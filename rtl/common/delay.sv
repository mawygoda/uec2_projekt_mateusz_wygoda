==> flow/design.v <==
interface vga_if;
logic [10:0] vcount;
logic vsync;
logic vblnk;  
logic [10:0] hcount;
logic hsync;
logic hblnk;  
logic [11:0] rgb;
modport in (
    input vcount,
    input vsync,
    input vblnk, 
    input hcount,
    input hsync,
    input hblnk, 
    input rgb
);
modport out (
    output  vcount,
    output vsync,
    output vblnk, 
    output hcount,
    output hsync,
    output hblnk, 
    output rgb
);
endinterface
package vga_pkg;
localparam HOR_PIXELS = 1024;
localparam VER_PIXELS = 768;
localparam COLOR_YELLOW = 12'hf_f_0; 
localparam COLOR_BLUE = 12'h0_0_f; 
localparam COLOR_RED = 12'hf_0_0;
localparam COLOR_GREEN = 12'h0_f_0;
localparam COLOR_DARK_GREEN = 12'h0_7_0;
localparam COLOR_DARK_BROWN = 12'h7_4_2;
localparam
        GAME_BG_COLOR =  12'h3_a_a;
localparam  
        DIR_RIGHT= 1'b1, 
        DIR_LEFT= 1'b0; 
localparam
        MENU_BG_COLOR =  12'ha_a_a,
        MENU_TEXT_COLOR = 12'h0_0_0,
        TEXT1_BG_COLOR =  12'hf_f_f,
        TEXT1_COLOR = 12'h0_0_0;
localparam
        key_relesed = 4'b0000,
        key_A= 4'b0001,
        key_S= 4'b0010,
        key_W= 4'b0011,
        key_D= 4'b0100,
        key_1= 4'b0101,
        key_2= 4'b0110,
        key_3= 4'b0111,
        key_4= 4'b1000,
        key_esc= 4'b1001;
localparam
        LL=7'h01, 
        OO=7'h02,
        A=7'h41,
        B=7'h42,
        C=7'h43,
        D=7'h44,
        E=7'h45,
        F=7'h46,
        G=7'h47,
        H=7'h48,
        I=7'h49,
        J=7'h4A,
        K=7'h4B,
        L=7'h4C,
        M=7'h4D,
        N=7'h4E,
        O=7'h4F,
        P=7'h50,     
        Q=7'h51,
        R=7'h52,
        S=7'h53,
        T=7'h54,
        U=7'h55,
        V=7'h56,
        W=7'h57,
        X=7'h58,
        Y=7'h59,
        Z=7'h5A,
        NKL=7'h5B,
        SLE=7'h5C,
        NKR=7'h5D,
        SPACE=7'h20, 
        C_0=7'h30,
        C_1=7'h31,
        C_2=7'h32,
        C_3=7'h33,
        C_4=7'h34,
        C_5=7'h35,
        C_6=7'h36,
        C_7=7'h37,
        C_8=7'h38,
        C_9=7'h39,
        DOT=7'h2e;
endpackage
module delay
    #( parameter
        WIDTH   = 11,  
        CLK_DEL = 4  
    )
    (
        input  logic                   clk,  
        input  logic                   rst,  
        input  logic [ WIDTH - 1 : 0 ] din,  
        output logic [ WIDTH - 1 : 0 ] dout  
    );
    logic [ WIDTH - 1 : 0 ] del_mem [ CLK_DEL - 1 : 0 ];
    assign dout = del_mem[ CLK_DEL - 1 ];
    always_ff @(posedge clk)
    begin:delay_stage_0
        if(rst)
            del_mem[0] <= 0;
        else
            del_mem[0] <= din;
    end
    genvar                   i;
    generate
        for (i = 1; i < CLK_DEL ; i = i + 1 )
        begin:delay_stage
            always_ff @(posedge clk)
            begin
                if(rst)
                    del_mem[i] <= 0;
                else
                    del_mem[i] <= del_mem[i-1];
            end
        end
    endgenerate
endmodule
== Reports on delay ==
The steps from the RTL of delay to its reports follow in flow order.
Lines are those of the file above, counted from 1.
Cell names lack the library's common part.
Not given: --
Inputs
  top module: delay
  clock port: clk
  library: sky130hd
  timing corner: tt_025C_1v80

== Word-level counts ==
Source: Yosys, flattened and elaborated. Widths are those after wreduce; folded enables and synchronous resets count as part of the registers. Registers that Yosys merges into a memory's read port (data or address) are not register bits. Print and check cells do not count. Equal cells are merged and count once.
Word-level totals
  bits in registers: 44
  input bits: 13
  output and inout bits: 11

== Logic depth ==
Depth = most cells in a row (Yosys ltp): at word level without a register or memory, in the mapped netlist without a sequential cell, where the memories' decode and read muxes count.
Depth
  depth in word-level cells: 0
  ABC_AREA: 0
  depth in mapped cells: 2
  gate-level depth less buffers: 1

== Netlist ==
Yosys stat after the flow's synthesis: flattened, memories mapped to cells. It holds for the ABC_AREA given above (unset counts as 0); a run with the other value may have another netlist.
The area totals of this step are shown rounded.
Mapped netlist
  mapped cells: 92
  synthesis area: 1180 sq um
  sequential area: 881 sq um
  mapped flip-flops: 44
  buffer cells: 4
Cells by type (count)
  dfxtp_1: 44
  nor2b_1: 44
  buf_2: 4

== Timing after synthesis ==
OpenSTA on the mapped netlist: ideal clock, no wires. The path of least setup slack (recovery checks aside). Input and output delay are each 20% of the period. Register names are those of the netlist, which keeps one name where synthesis merged equal registers.
Timing path after synthesis
  path kind: reg-to-output
  start point: register del_mem[3][0]
  end point: output dout[0]
  clock period: 1040 ps
  time at the first pin: 0 ps
  data arrival time: 331 ps
  data required time: 832 ps
  slack: 501 ps
  path delay: 331 ps
  stages: 1
  synthesis period reached: 539 ps
"path delay" is the arrival time less input delay plus setup time.
At an output port there is no setup time.
"stages" counts driving pins, that of a launching flip-flop among them; a cell with two outputs on the path counts twice.
"synthesis period reached" is the clock period less the worst setup slack; recovery checks do not enter. This is arithmetic on one report: input and output delays are still those of the set period (20% each).
On the way, after synthesis
  path through: dfxtp_1
  length of the longest elaborated chain: 0
  elaborated cells on any way between the ends: 0
  source lines of those cells: 0
RTL lines, path after synthesis
  start, declared: line 114  | logic [ WIDTH - 1 : 0 ] del_mem [ CLK_DEL - 1 : 0 ];
  start, assigned: line 130  | del_mem[i] <= 0;
  start, assigned: line 132  | del_mem[i] <= del_mem[i-1];
  end, declared: line 112  | output logic [ WIDTH - 1 : 0 ] dout

== Timing after layout ==
Path of least setup slack in the final report of flow run 2 (OpenROAD, finished layout, wires in). Where an end is a register, its clock arrival counts in the times.
The path's times are printed in steps of 10 ps; the period is the one set.
Timing path post-layout
  path kind: reg-to-output
  start point: register del_mem[3][1]
  end point: output dout[1]
  clock period: 485 ps
  time at the first pin: 350 ps
  data arrival time: 810 ps
  data required time: 390 ps
  slack: -420 ps
  stages: 2
On the way, post-layout
  path through: dfxtp_2 buf_6
  length of the longest elaborated chain: 0
  elaborated cells on any way between the ends: 0
  source lines of those cells: 0
RTL lines, path post-layout
  start, declared: line 114  | logic [ WIDTH - 1 : 0 ] del_mem [ CLK_DEL - 1 : 0 ];
  start, assigned: line 130  | del_mem[i] <= 0;
  start, assigned: line 132  | del_mem[i] <= del_mem[i-1];
  end, declared: line 112  | output logic [ WIDTH - 1 : 0 ] dout

## Implementation results

Measured results for delay: 2 stored runs of the Yosys and OpenROAD flow on sky130hd. The settings differ; the order carries no meaning. The constraints put input and output delay at 20% of the set period each and load the outputs with 0.01 pF.
"clock period achieved" means the clock period less the worst setup slack. The figure is calculated, with input and output delays left at 20% of the set period.
By "allowed time less slack (worst setup path)" is meant the share of the clock period that the worst setup path is allowed (20% is reserved at inputs, 20% at outputs), minus its slack. Clock arrival times at its registers enter into it.
"total power after layout": no workload was simulated; the value follows from the tool's default switching activity.
"allowed time less slack (worst setup path)" is known to 10 ps.
The measured numbers are rounded.

==> flow run 1: settings <==
{ "period_ns": 0.393, "CORE_UTILIZATION": 59, "SETUP_SLACK_MARGIN": -0.01, "PLACE_DENSITY": 0.63, "CELL_PAD_IN_SITES_GLOBAL_PLACEMENT": 1, "CELL_PAD_IN_SITES_DETAIL_PLACEMENT": 1, "TNS_END_PERCENT": 70, "CTS_CLUSTER_SIZE": 78, "CAP_MARGIN": 20, "MAX_ROUTING_LAYER": "met4", "CORE_MARGIN": 2, "SLEW_MARGIN": 20 }
==> flow run 1: results <==
no results, placement failed with DPL-0033

==> flow run 2: settings <==
{ "period_ns": 0.485, "CORE_UTILIZATION": 62, "SETUP_SLACK_MARGIN": 0.15, "PLACE_DENSITY_LB_ADDON": 0.26, "CORE_MARGIN": 9, "TNS_END_PERCENT": 55, "GPL_TIMING_DRIVEN": 0, "CTS_CLUSTER_DIAMETER": 129, "MAX_ROUTING_LAYER": "met5", "CAP_MARGIN": 20, "SLEW_MARGIN": 20 }
==> flow run 2: results <==
final setup TNS: -6380 ps
setup slack of the worst path: -423 ps
worst-case hold slack: 53 ps
allowed time less slack (worst setup path): 810 ps
class of the worst setup path: reg-to-output
synthesis area: 1180 sq um
die area: 3790 sq um
clock period achieved: 908 ps
utilization in the final report: 0.903
standard-cell area after layout: 1590 sq um
total power after layout: 0.00604 W
